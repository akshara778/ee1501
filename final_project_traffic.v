==> flow/design.v <==
`timescale 1s / 1ms
module traffic_controller(
    input clk,
    input rst,
    input Emergency_Left,
    input Emergency_Right,
    output reg [1:0] T1_light,
    output reg [1:0] T2_light,
    output reg Buzzer_T1,
    output reg Buzzer_T2,
    output reg T1_walk,
    output reg T2_walk
);
    parameter RED    = 2'b00;
    parameter GREEN  = 2'b01;
    parameter YELLOW = 2'b10;
    reg [1:0] T1_state = GREEN;
    reg [1:0] T2_state = GREEN;
    reg [7:0] T1_timer = 0;
    reg [7:0] T2_timer = 0;
    reg [15:0] current_time = 0;
    reg [15:0] pause_until_T1 = 0;
    reg [15:0] pause_until_T2 = 0;
    wire pause_T1 = (current_time < pause_until_T1);
    wire pause_T2 = (current_time < pause_until_T2);
    always @(posedge clk or posedge rst) begin
        if (rst) begin
            T1_state <= GREEN;
            T2_state <= GREEN;
            T1_timer <= 0;
            T2_timer <= 0;
            pause_until_T1 <= 0;
            pause_until_T2 <= 0;
            current_time <= 0;
        end else begin
            current_time <= current_time + 1;
            if (Emergency_Left) begin
                if (pause_until_T1 < current_time + 11)
                    pause_until_T1 <= current_time + 11;
            end
            if (Emergency_Right) begin
                if (pause_until_T1 < current_time + 11)
                    pause_until_T1 <= current_time + 11;
                if (pause_until_T2 < current_time + 11)
                    pause_until_T2 <= current_time + 11;
            end
            if (!pause_T1) begin
                case (T1_state)
                    RED: begin
                        if (T1_timer < 59) T1_timer <= T1_timer + 1;
                        else begin
                            T1_state <= GREEN;
                            T1_timer <= 0;
                        end
                    end
                    GREEN: begin
                        if (T1_timer < 29) T1_timer <= T1_timer + 1;
                        else begin
                            T1_state <= YELLOW;
                            T1_timer <= 0;
                        end
                    end
                    YELLOW: begin
                        if (T1_timer < 4) T1_timer <= T1_timer + 1;
                        else begin
                            T1_state <= RED;
                            T1_timer <= 0;
                        end
                    end
                endcase
            end
            if (!pause_T2) begin
                case (T2_state)
                    RED: begin
                        if (T2_timer < 59) T2_timer <= T2_timer + 1;
                        else begin
                            T2_state <= GREEN;
                            T2_timer <= 0;
                        end
                    end
                    GREEN: begin
                        if (T2_timer < 29) T2_timer <= T2_timer + 1;
                        else begin
                            T2_state <= YELLOW;
                            T2_timer <= 0;
                        end
                    end
                    YELLOW: begin
                        if (T2_timer < 4) T2_timer <= T2_timer + 1;
                        else begin
                            T2_state <= RED;
                            T2_timer <= 0;
                        end
                    end
                endcase
            end
        end
    end
    always @(*) begin
        T1_light = pause_T1 ? RED : T1_state;
        T2_light = pause_T2 ? RED : T2_state;
        Buzzer_T1 = (!pause_T1 && T1_state == RED && T1_timer >= 55);
        Buzzer_T2 = (!pause_T2 && T2_state == RED && T2_timer >= 55);
        T1_walk = (T1_state == RED && !pause_T1) ? 1 : 0;
        T2_walk = (T2_state == RED && !pause_T2) ? 1 : 0;
    end
endmodule
## Step by step through the tools: traffic_controller

Tool output for the design above, in the order of the flow.
Lines are those of the file above, counted from 1.
Operators carry their Yosys type and port widths (W data, S select, Z words).
Library cell names are shortened.
A cell with - has no value.

- Top module: traffic_controller
- Clock input: clk
- Cell library: sky130hd
- Library corner: tt_025C_1v80

## Elaborated design

Yosys after proc, flatten, opt, wreduce and memory -nomap, before mapping. Memory bits, and registers merged into a memory's read port (data or address), are not among the register bits. Print and check cells are not counted. Equal cells are merged and count once.

- Register bits: 68
- Cells after elaboration: 74
- Input bits: 4
- Output and inout port bits: 8

- Equality and inequality tests: 10
- Bitwise logic cells: 2
- Muxes and demuxes: 24
- Reduce/logical cells: 15
- $add $sub $neg: 4
- Magnitude comparators: 12

Operators with widths:

| cell | count |
|---|---|
| $lt A16 B32 Y1 | 2 |
| $mux W16 | 4 |
| $pmux W8 S3 | 2 |
| $mux W8 | 6 |
| $lt A16 B16 Y1 | 2 |
| $add A16 B4 Y17 const B | 1 |
| $add A16 B1 Y16 const B | 1 |
| $add A8 B1 Y8 const B | 2 |
| $lt A8 B3 Y1 const B | 2 |
| $lt A8 B5 Y1 const B | 2 |
| $ge A8 B6 Y1 const B | 2 |
| $lt A8 B6 Y1 const B | 2 |
| $mux W2 | 8 |
| $ne A2 B2 Y1 const B | 6 |
| $pmux W2 S3 | 2 |
| $reduce_and A5 Y1 | 2 |
| $reduce_and A2 Y1 | 3 |
| $reduce_bool A3 Y1 | 2 |
| $logic_and A1 B1 Y1 | 4 |
| $eq A2 B1 Y1 const B | 2 |
| $eq A2 B2 Y1 const B | 2 |
| $logic_not A2 Y1 | 2 |
| $not A1 Y1 | 2 |
| $logic_not A1 Y1 | 2 |
| $mux W1 | 2 |

## Depth

Depth = most cells in a row (Yosys ltp): at word level without a register or memory, in the mapped netlist without a sequential cell, where the memories' decode and read muxes count.

- Depth in word-level cells: 6
- ABC_AREA: 1
- Mapped depth: 22
- Gate-level depth less buffers: 21

## Netlist

Source: synth_stat.txt of the flow (Yosys; design flattened, memories mapped). It holds for the ABC_AREA given above (unset counts as 0); a run with the other value may have another netlist.
The area totals of this step are shown rounded.

- Standard cells after synthesis: 680
- Buffer cells: 12
- Sequential area: 1700 um^2
- Flip-flops: 68
- Synthesis area: 5180 um^2

Cells by type:

| cell | count | total area (um^2) |
|---|---|---|
| dfrtp_1 | 66 | 1.65E+03 |
| ha_1 | 70 | 875.84 |
| nand2_1 | 164 | 615.59 |
| inv_1 | 116 | 435.418 |
| nand3_1 | 59 | 295.283 |
| xor2_1 | 27 | 236.477 |
| a21oi_1 | 36 | 180.173 |
| o21ai_0 | 28 | 140.134 |
| nor2_1 | 34 | 127.622 |
| nand4_1 | 14 | 87.584 |
| dfstp_2 | 2 | 52.55 |
| buf_4 | 6 | 45.043 |
| nand2_4 | 4 | 45.043 |
| o31ai_1 | 6 | 45.043 |
| nand2_2 | 7 | 43.792 |
| nor3_1 | 8 | 40.038 |
| xnor2_1 | 4 | 35.034 |
| a211oi_1 | 4 | 30.029 |

Not listed: further types 18, cells in them 25.

## Timing after synthesis

OpenSTA on the mapped netlist: ideal clock, no wires. The path of least setup slack (recovery checks aside). Input and output delay are each 20% of the period. Register names are those of the netlist, which keeps one name where synthesis merged equal registers.

- Path kind: flip-flop to flip-flop
- Start point: register current_time[0]
- End point: register pause_until_T1[5]
- Stages on the path: 21
- Arrival: 2673 ps
- Path delay: 2790 ps
- Required time: 3413 ps
- Clock period: 3530 ps
- Setup time: 117 ps
- Time at the first pin: 0 ps
- Buffers on the path: 1
- Path slack: 740 ps
- Synthesis period reached: 2790 ps

"path delay" is the arrival time less input delay plus setup time.
"stages on the path" counts driving pins, that of a launching flip-flop among them; a cell with two outputs on the path counts twice.
"synthesis period reached" = period - worst setup slack (recovery checks aside). The figure is calculated, with input and output delays left at 20% of the set period.
The rows between start and end are the longest chain of elaborated cells between them; the timing report does not say that the signal goes this way. Where chains are equally long, one stands for them.
A line is the first line of the expression or statement that the cell stems from. Yosys adds cells for indexed reads and writes and turns some case tables into memories.
At most two assigning lines are given for a register; there are more.

- Cell sequence: dfrtp_1 > inv_1 > ha_1 > o21ai_4 > nand2_1 > nor2_1 > xor2_1 > inv_1 > ha_1 > nand4_1 > nor2_1 > nand2_1 > inv_1 > nand4_1 > nand2_1 > inv_1 > nand2_2 > nand2_4 > buf_4 > nand3_1 > nand2_1
- Cells in the longest elaborated chain: 6
- Elaborated cells on any way between the ends: 6
- Those cells by class: 1 x add/sub; 1 x compare; 4 x mux

RTL lines, path after synthesis:

| element | RTL line | text |
|---|---|---|
| start, declared | 21 | `reg [15:0] current_time = 0;` |
| start, assigned | 34 | `current_time <= 0;` |
| start, assigned | 36 | `current_time <= current_time + 1;` |
| $add A16 B4 Y17 | 38 | `if (pause_until_T1 < current_time + 11)` |
| $lt A16 B32 Y1 | 38 |  |
| $mux W16 | 38 |  |
| $mux W16 | 37 | `if (Emergency_Left) begin` |
| $mux W16 | 42 | `if (pause_until_T1 < current_time + 11)` |
| $mux W16 | 41 | `if (Emergency_Right) begin` |
| end, assigned | 39 | `pause_until_T1 <= current_time + 11;` |
| end, assigned | 43 | `pause_until_T1 <= current_time + 11;` |
| end, declared | 22 | `reg [15:0] pause_until_T1 = 0;` |

## Path in the finished layout

From the final timing report of entry A: the path of least setup slack in the routed layout; clock arrival at registers is part of the times.
The report prints the path's times to 10 ps; the period is as set.

- Path kind: flip-flop to output port
- Start point: register current_time[1]
- End point: output port T1_light[1]
- Required time: 2370 ps
- Time at the first pin: 330 ps
- Arrival: 2330 ps
- Path slack: 40 ps
- Clock period: 2960 ps
- Stages on the path: 11
- Output delay: 590 ps
- Buffers on the path: 3

The rows between start and end are the longest chain of elaborated cells between them; the timing report does not say that the signal goes this way. Where chains are equally long, one stands for them.

- Cell sequence: dfrtp_1 > buf_4 > ha_1 > a21oi_1 > o21ai_1 > nand4_1 > o211ai_1 > nand3_2 > buf_4 > a21oi_1 > dlygate4sd2_1
- Cells in the longest elaborated chain: 2
- Elaborated cells on any way between the ends: 2
- RTL lines with such cells: 2
- Those cells by class: 1 x compare; 1 x mux

RTL lines, path after layout:

| element | RTL line | text |
|---|---|---|
| start, declared | 21 | `reg [15:0] current_time = 0;` |
| start, assigned | 34 | `current_time <= 0;` |
| start, assigned | 36 | `current_time <= current_time + 1;` |
| $lt A16 B16 Y1 | 24 | `wire pause_T1 = (current_time < pause_until_T1);` |
| $mux W2 | 100 | `T1_light = pause_T1 ? RED : T1_state;` |
| end, declared | 7 | `output reg [1:0] T1_light,` |

Wiki page: traffic_controller / flow data

Top module traffic_controller; platform sky130hd; tools Yosys and OpenROAD; 2 stored runs in no particular order. Input and output delays are each 20% of the period that was set; the output load is 0.01 pF.
"critical setup path time" means the part of the period allowed to the worst setup path (the constraints hold back 20% at inputs and 20% at outputs) less its slack; where the path has registers, the arrival times of their clocks count too.
"power consumption": no workload was simulated; the value follows from the tool's default switching activity.
"critical setup path time" is known to 10 ps.
The results are shown rounded.
A setting shown as - is not set for that run.

| setting or result | entry A | entry B |
|---|---|---|
| period_ns | 2.96 | 3.76 |
| CORE_UTILIZATION | 54 | 40 |
| SETUP_SLACK_MARGIN | -0.15 | 0.01 |
| PLACE_DENSITY | 0.94 | - |
| CORE_ASPECT_RATIO | 1.43 | - |
| CORE_MARGIN | 6 | 2 |
| CELL_PAD_IN_SITES_GLOBAL_PLACEMENT | 1 | - |
| TNS_END_PERCENT | 100 | - |
| ABC_AREA | 1 | - |
| GPL_TIMING_DRIVEN | 1 | - |
| GPL_ROUTABILITY_DRIVEN | 1 | - |
| CTS_CLUSTER_SIZE | 47 | - |
| CTS_CLUSTER_DIAMETER | 20 | - |
| CAP_MARGIN | 30 | 20 |
| SLEW_MARGIN | 25 | 20 |
| MIN_ROUTING_LAYER | met2 | - |
| setup slack of the critical path (ps) | 37 | 197 |
| post-route worst hold slack (ps) | 493 | 469 |
| chip area after synthesis (Yosys) (um^2) | 5180 | 4880 |
| power consumption (µW) | 2730 | 1630 |
| utilization of the finished layout | 0.642 | 0.466 |
| critical setup path time (ps) | 2330 | 2810 |
| critical path kind | flip-flop to output port | flip-flop to output port |
| die area (um^2) | 12100 | 13100 |
